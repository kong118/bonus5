==> flow/design.v <==
`default_nettype none
module top (
  input  logic hz100, reset,
  input  logic [20:0] pb,
  output logic [7:0] left, right,
         ss7, ss6, ss5, ss4, ss3, ss2, ss1, ss0,
  output logic red, green, blue,
  output logic [7:0] txdata,
  input  logic [7:0] rxdata,
  output logic txclk, rxclk,
  input  logic txready, rxready
);
    mod5fsmEn fsm (
        .clk(pb[3]),
        .reset(pb[2]),
        .en(pb[1]),
        .x(pb[0]),
        .mod(right[3:0])
    );
endmodule
module finalModuloDesign (
    input logic clk,            
    input logic reset,          
    input logic Start,          
    input logic [7:0] dataIn,   
    output logic [3:0] mod,     
    output logic Done,          
    output logic [7:0] Q,       
    output logic serialOut,     
    output logic [3:0] state    
);
    logic Load, Enable;
    loadShiftEn8 shiftRegister (
        .clk(clk),
        .reset(reset),
        .dataIn(dataIn),
        .load(Load),
        .en(Enable),
        .Q(Q),
        .serialOut(serialOut)
    );
    mod5fsmEn mod5 (
        .clk(clk),
        .reset(reset),
        .en(Enable),
        .x(serialOut),   
        .mod(mod)
    );
    timerLoadShiftDone controller (
        .clk(clk),
        .reset(reset),
        .Start(Start),
        .Load(Load),
        .Enable(Enable),
        .Done(Done),
        .Q(state)   
    );
endmodule
module mod5fsmEn (
    input logic clk,
    input logic reset,
    input logic en,
    input logic x,
    output logic [3:0] mod
);
    typedef enum logic [2:0] {mod0 = 3'b000, mod1 = 3'b001, mod2 = 3'b010, mod3 = 3'b011, mod4 = 3'b100} state_t;
    state_t Q, nextQ;
    always_ff @(posedge clk or posedge reset) begin
        if (reset)
            Q <= mod0;
        else if (en)
            Q <= nextQ;
    end
    always_comb begin
        case (Q)
            mod0: nextQ = (x == 1) ? mod1 : mod0;
            mod1: nextQ = (x == 1) ? mod3 : mod2;
            mod2: nextQ = (x == 1) ? mod0 : mod4;
            mod3: nextQ = (x == 1) ? mod2 : mod1;
            mod4: nextQ = (x == 1) ? mod4 : mod3;
            default: nextQ = mod0;
        endcase
    end
    assign mod = {1'b0, Q}; 
endmodule
module loadShiftEn8 (
    input logic clk,
    input logic reset,
    input logic [7:0] dataIn,
    input logic load,
    input logic en,
    output logic [7:0] Q,
    output logic serialOut
);
    always_ff @(posedge clk or posedge reset) begin
        if (reset)
            Q <= 8'b0;
        else if (load)
            Q <= dataIn;
        else if (en)
            Q <= {Q[6:0], 1'b0};
    end
    assign serialOut = Q[7];
endmodule
module timerLoadShiftDone (
    input logic clk,
    input logic reset,
    input logic Start,
    output logic Load,
    output logic Enable,
    output logic Done,
    output logic [3:0] Q
);
    typedef enum logic [3:0] {IDLE = 4'd0, LOAD = 4'd1, SHIFT = 4'd2, DONE = 4'd9} state_t;
    state_t state, nextState;
    always_ff @(posedge clk or posedge reset) begin
        if (reset)
            state <= IDLE;
        else
            state <= nextState;
    end
    always_comb begin
        case (state)
            IDLE: nextState = Start ? LOAD : IDLE;
            LOAD: nextState = SHIFT;
            SHIFT: nextState = (Q == 4'd8) ? DONE : SHIFT;
            DONE: nextState = IDLE;
            default: nextState = IDLE;
        endcase
    end
    always_comb begin
        Load = (state == LOAD);
        Enable = (state == SHIFT);
        Done = (state == DONE);
    end
    always_ff @(posedge clk or posedge reset) begin
        if (reset)
            Q <= 4'd0;
        else if (Enable)
            Q <= Q + 1;
    end
endmodule
### From RTL to reports: finalModuloDesign

Tool output for the design above, in the order of the flow.
Lines are those of the file above, counted from 1.
Cell names lack the library's common part.
A cell with - has no value.

| design | value |
|---|---|
| design top | finalModuloDesign |
| clock | clk |
| library | sky130hd |
| corner | tt_025C_1v80 |

### After elaboration

Source: Yosys, flattened and elaborated, memories not mapped. Widths are those after wreduce. Registers that Yosys merges into a memory's read port (data or address) are not register bits. Print and check cells do not count.

| storage and ports | value |
|---|---|
| flip-flop bits (word level) | 19 |
| bits of input ports | 11 |
| output and inout bits | 18 |
| word-level cells | 27 |

| operators by class | value |
|---|---|
| add/sub/neg operators | 1 |
| equal/unequal tests | 8 |
| multiplexer cells | 11 |
| reduce/logical cells | 3 |

Operators by type and width:

| cell | number |
|---|---|
| 8-bit 2-to-1 mux | 2 |
| 3-bit case mux with 5-bit select | 1 |
| 4-bit case mux with 3-bit select | 1 |
| 4-bit == test with constant B | 2 |
| 3-bit by 2-bit == test with 1-bit output with constant B | 2 |
| 3-bit 2-to-1 mux | 2 |
| 4-bit by 1-bit adder with 4-bit output with constant B | 1 |
| 4-bit by 1-bit == test with 1-bit output with constant B | 1 |
| 4-bit by 2-bit == test with 1-bit output with constant B | 1 |
| 4-bit logical NOT | 1 |
| 4-bit 2-to-1 mux | 1 |
| 3-bit by 1-bit == test with 1-bit output with constant B | 1 |
| 3-bit == test with constant B | 1 |
| 3-bit logical NOT | 1 |
| 1-bit 2-to-1 mux | 3 |
| 2-bit nonzero test | 1 |
| 2-bit 2-to-1 mux | 1 |

### Depth

Longest topological path by Yosys (ltp), each cell counted once; first at word level (registers and memories cut), then after technology mapping (sequential cells cut; the memories' decode and read muxes count).

| depth | value |
|---|---|
| word-level depth | 3 |
| ABC_AREA | 0 |
| mapped depth | 4 |
| mapped depth without buffers | 4 |

### Synthesis result

Source: synth_stat.txt of the flow (Yosys; design flattened, memories mapped). It holds for the ABC_AREA given above (unset counts as 0); a run with the other value may have another netlist.
Totals and module areas in this step are rounded.

Cell types:

| cell | number | area in all (µm²) |
|---|---|---|
| dfrtp_1 | 18 | 450.432 |
| mux2i_1 | 7 | 70.067 |
| o21ai_0 | 9 | 45.043 |
| nand2_1 | 11 | 41.29 |
| dfstp_2 | 1 | 26.275 |
| inv_1 | 7 | 26.275 |
| ha_1 | 2 | 25.024 |
| buf_12 | 1 | 20.019 |
| and3b_1 | 2 | 17.517 |
| xnor2_1 | 2 | 17.517 |
| a21o_1 | 2 | 15.014 |
| a21oi_1 | 3 | 15.014 |
| buf_4 | 2 | 15.014 |
| nand4_2 | 1 | 12.512 |
| nor3b_2 | 1 | 12.512 |
| o22ai_1 | 2 | 12.512 |
| buf_6 | 1 | 11.261 |
| o21ai_1 | 2 | 10.01 |

Other cell types: 8; their cells: 9.

| synthesis totals | value |
|---|---|
| mapped cells | 83 |
| mapped area | 895 µm² |
| sequential part of the area | 477 µm² |
| mapped flip-flops | 19 |
| buffers | 5 |

By module: a second synthesis without flattening, with its own total; a netlist apart from the flattened one above.

| second synthesis, totals | value |
|---|---|
| cells (unflattened synthesis) | 84 |
| area total of the unflattened synthesis | 928 µm² |

Rows give one instance, submodules left out.

Modules:

| module | times used | cells | area (µm²) | seq. area (µm²) |
|---|---|---|---|---|
| loadShiftEn8 | 1 | 36 | 380 | 200 |
| timerLoadShiftDone | 1 | 28 | 365 | 201 |
| mod5fsmEn | 1 | 20 | 183 | 75.1 |
| finalModuloDesign | 1 | 0 | 0.0 | 0.0 |

### Timing after synthesis

Source: OpenSTA report_checks on the synthesized netlist (no wires, ideal clock, input and output delay 20% of the period each), path of least setup slack; recovery checks are left aside. Register names are those of the netlist, which keeps one name where synthesis merged equal registers.

| path post-synthesis | value |
|---|---|
| path type | register to register |
| start | register controller.Q[0] |
| end | register controller.state |
| clock period | 1,240 ps |
| library setup time | 118 ps |
| launch time at the first pin | 0 ps |
| data arrival time | 908 ps |
| data required time | 1,122 ps |
| path slack | 214 ps |
| path delay | 1,026 ps |
| driving pins on the path | 5 |
| buffers on the path | 0 |
| synthesis period reached | 1,026 ps |

"path delay" = arrival - input delay + setup time.
"driving pins on the path": output pins that drive a net of the path, with the launching flip-flop's if there is one; two outputs of one cell count as two.
"synthesis period reached" is the clock period less the worst setup slack; recovery checks do not enter. This is arithmetic on one report: input and output delays are still those of the set period (20% each).
An end named without its bit number is one bit of that signal or, where synthesis recoded a state register, one of its new flip-flops.

| between the ends, post-synthesis | value |
|---|---|
| path through | dfrtp_1 -> inv_1 -> ha_1 -> nand3b_1 -> a21o_1 |

Ends and longest elaborated chain, post-synthesis:

| what | line | source |
|---|---|---|
| start: declaration | 112 | `output logic [3:0] Q` |
| start: assignment | 138 | `Q <= 4'd0;` |
| start: assignment | 140 | `Q <= Q + 1;` |
| end: assignment | 118 | `state <= IDLE;` |
| end: assignment | 120 | `state <= nextState;` |
| end: declaration | 115 | `state_t state, nextState;` |

Chain of elaborated cells between the ends: none given.

### Timing after layout

Path of least setup slack in the final report of entry A (OpenROAD, finished layout, wires in). Where an end is a register, its clock arrival counts in the times.
The path's times are printed in steps of 10 ps; the period is the one set.

| path after layout | value |
|---|---|
| path type | register to output |
| start | register mod5.Q[1] |
| end | output mod[1] |
| clock period | 1,440 ps |
| external output delay | 290 ps |
| launch time at the first pin | 260 ps |
| data arrival time | 990 ps |
| data required time | 1,150 ps |
| path slack | 160 ps |
| driving pins on the path | 2 |
| buffers on the path | 1 |

| between the ends, after layout | value |
|---|---|
| path through | dfrtp_1 -> dlygate4sd2_1 |
| cells in the longest elaborated chain | 0 |
| elaborated cells between the ends (all ways) | 0 |
| RTL lines with such cells | 0 |

Ends and longest elaborated chain, after layout:

| what | line | source |
|---|---|---|
| start: declaration | 67 | `state_t Q, nextQ;` |
| start: assignment | 70 | `Q <= mod0;` |
| start: assignment | 72 | `Q <= nextQ;` |
| end: declaration | 26 | `output logic [3:0] mod,` |

--- measured runs ---
Stored flow runs of finalModuloDesign (2 of them; Yosys, OpenROAD, sky130hd). They differ in their settings and are not a sequence. Constraints: input delay and output delay 20% of the set period each, output load 0.01 pF.
"achieved clock period": clock period set for the run, less the worst setup slack. It is reckoned from that one timing run; input and output delays stay at 20% of the period that was set.
By "time used up by the worst setup path" is meant the share of the clock period that the worst setup path is allowed (20% is reserved at inputs, 20% at outputs), minus its slack. Clock arrival times at its registers enter into it.
"total design power": no workload was simulated; the value follows from the tool's default switching activity.
"time used up by the worst setup path" is given in steps of 10 ps.
Values from the reports are rounded here.
Among the settings, n/a means not set for that run.

| run name | period_ns | CORE_UTILIZATION | SETUP_SLACK_MARGIN | PLACE_DENSITY_LB_ADDON | TNS_END_PERCENT | ABC_AREA | GPL_TIMING_DRIVEN | GPL_ROUTABILITY_DRIVEN | CTS_CLUSTER_DIAMETER | CAP_MARGIN | MAX_ROUTING_LAYER | CORE_MARGIN | SLEW_MARGIN | PLACE_DENSITY | CELL_PAD_IN_SITES_DETAIL_PLACEMENT | synthesized cell area (µm²) | die area (µm²) | standard-cell area after layout (µm²) | utilization of the finished layout | worst setup slack after layout (ps) | post-route setup TNS (ps) | total design power (µW) | achieved clock period (ps) | time used up by the worst setup path (ps) | worst setup path kind |
|---|---|---|---|---|---|---|---|---|---|---|---|---|---|---|---|---|---|---|---|---|---|---|---|---|---|
| entry A | 1.44 | 15 | 0.11 | 0.03 | 15 | 0 | 1 | 1 | 306 | 35 | met4 | 2 | 20 | n/a | n/a | 895 | 6,600 | 1,290 | 0.22 | 165 | 0 | 962 | 1,275 | 990 | register to output |
| entry B | 1.12 | 29 | 0.23 | n/a | n/a | n/a | 0 | n/a | 179 | 20 | n/a | 2 | 20 | 0.54 | 2 | 895 | 3,550 | 1,640 | 0.546 | -143 | -411 | 1,110 | 1,263 | 1,260 | register to register |
--- end ---
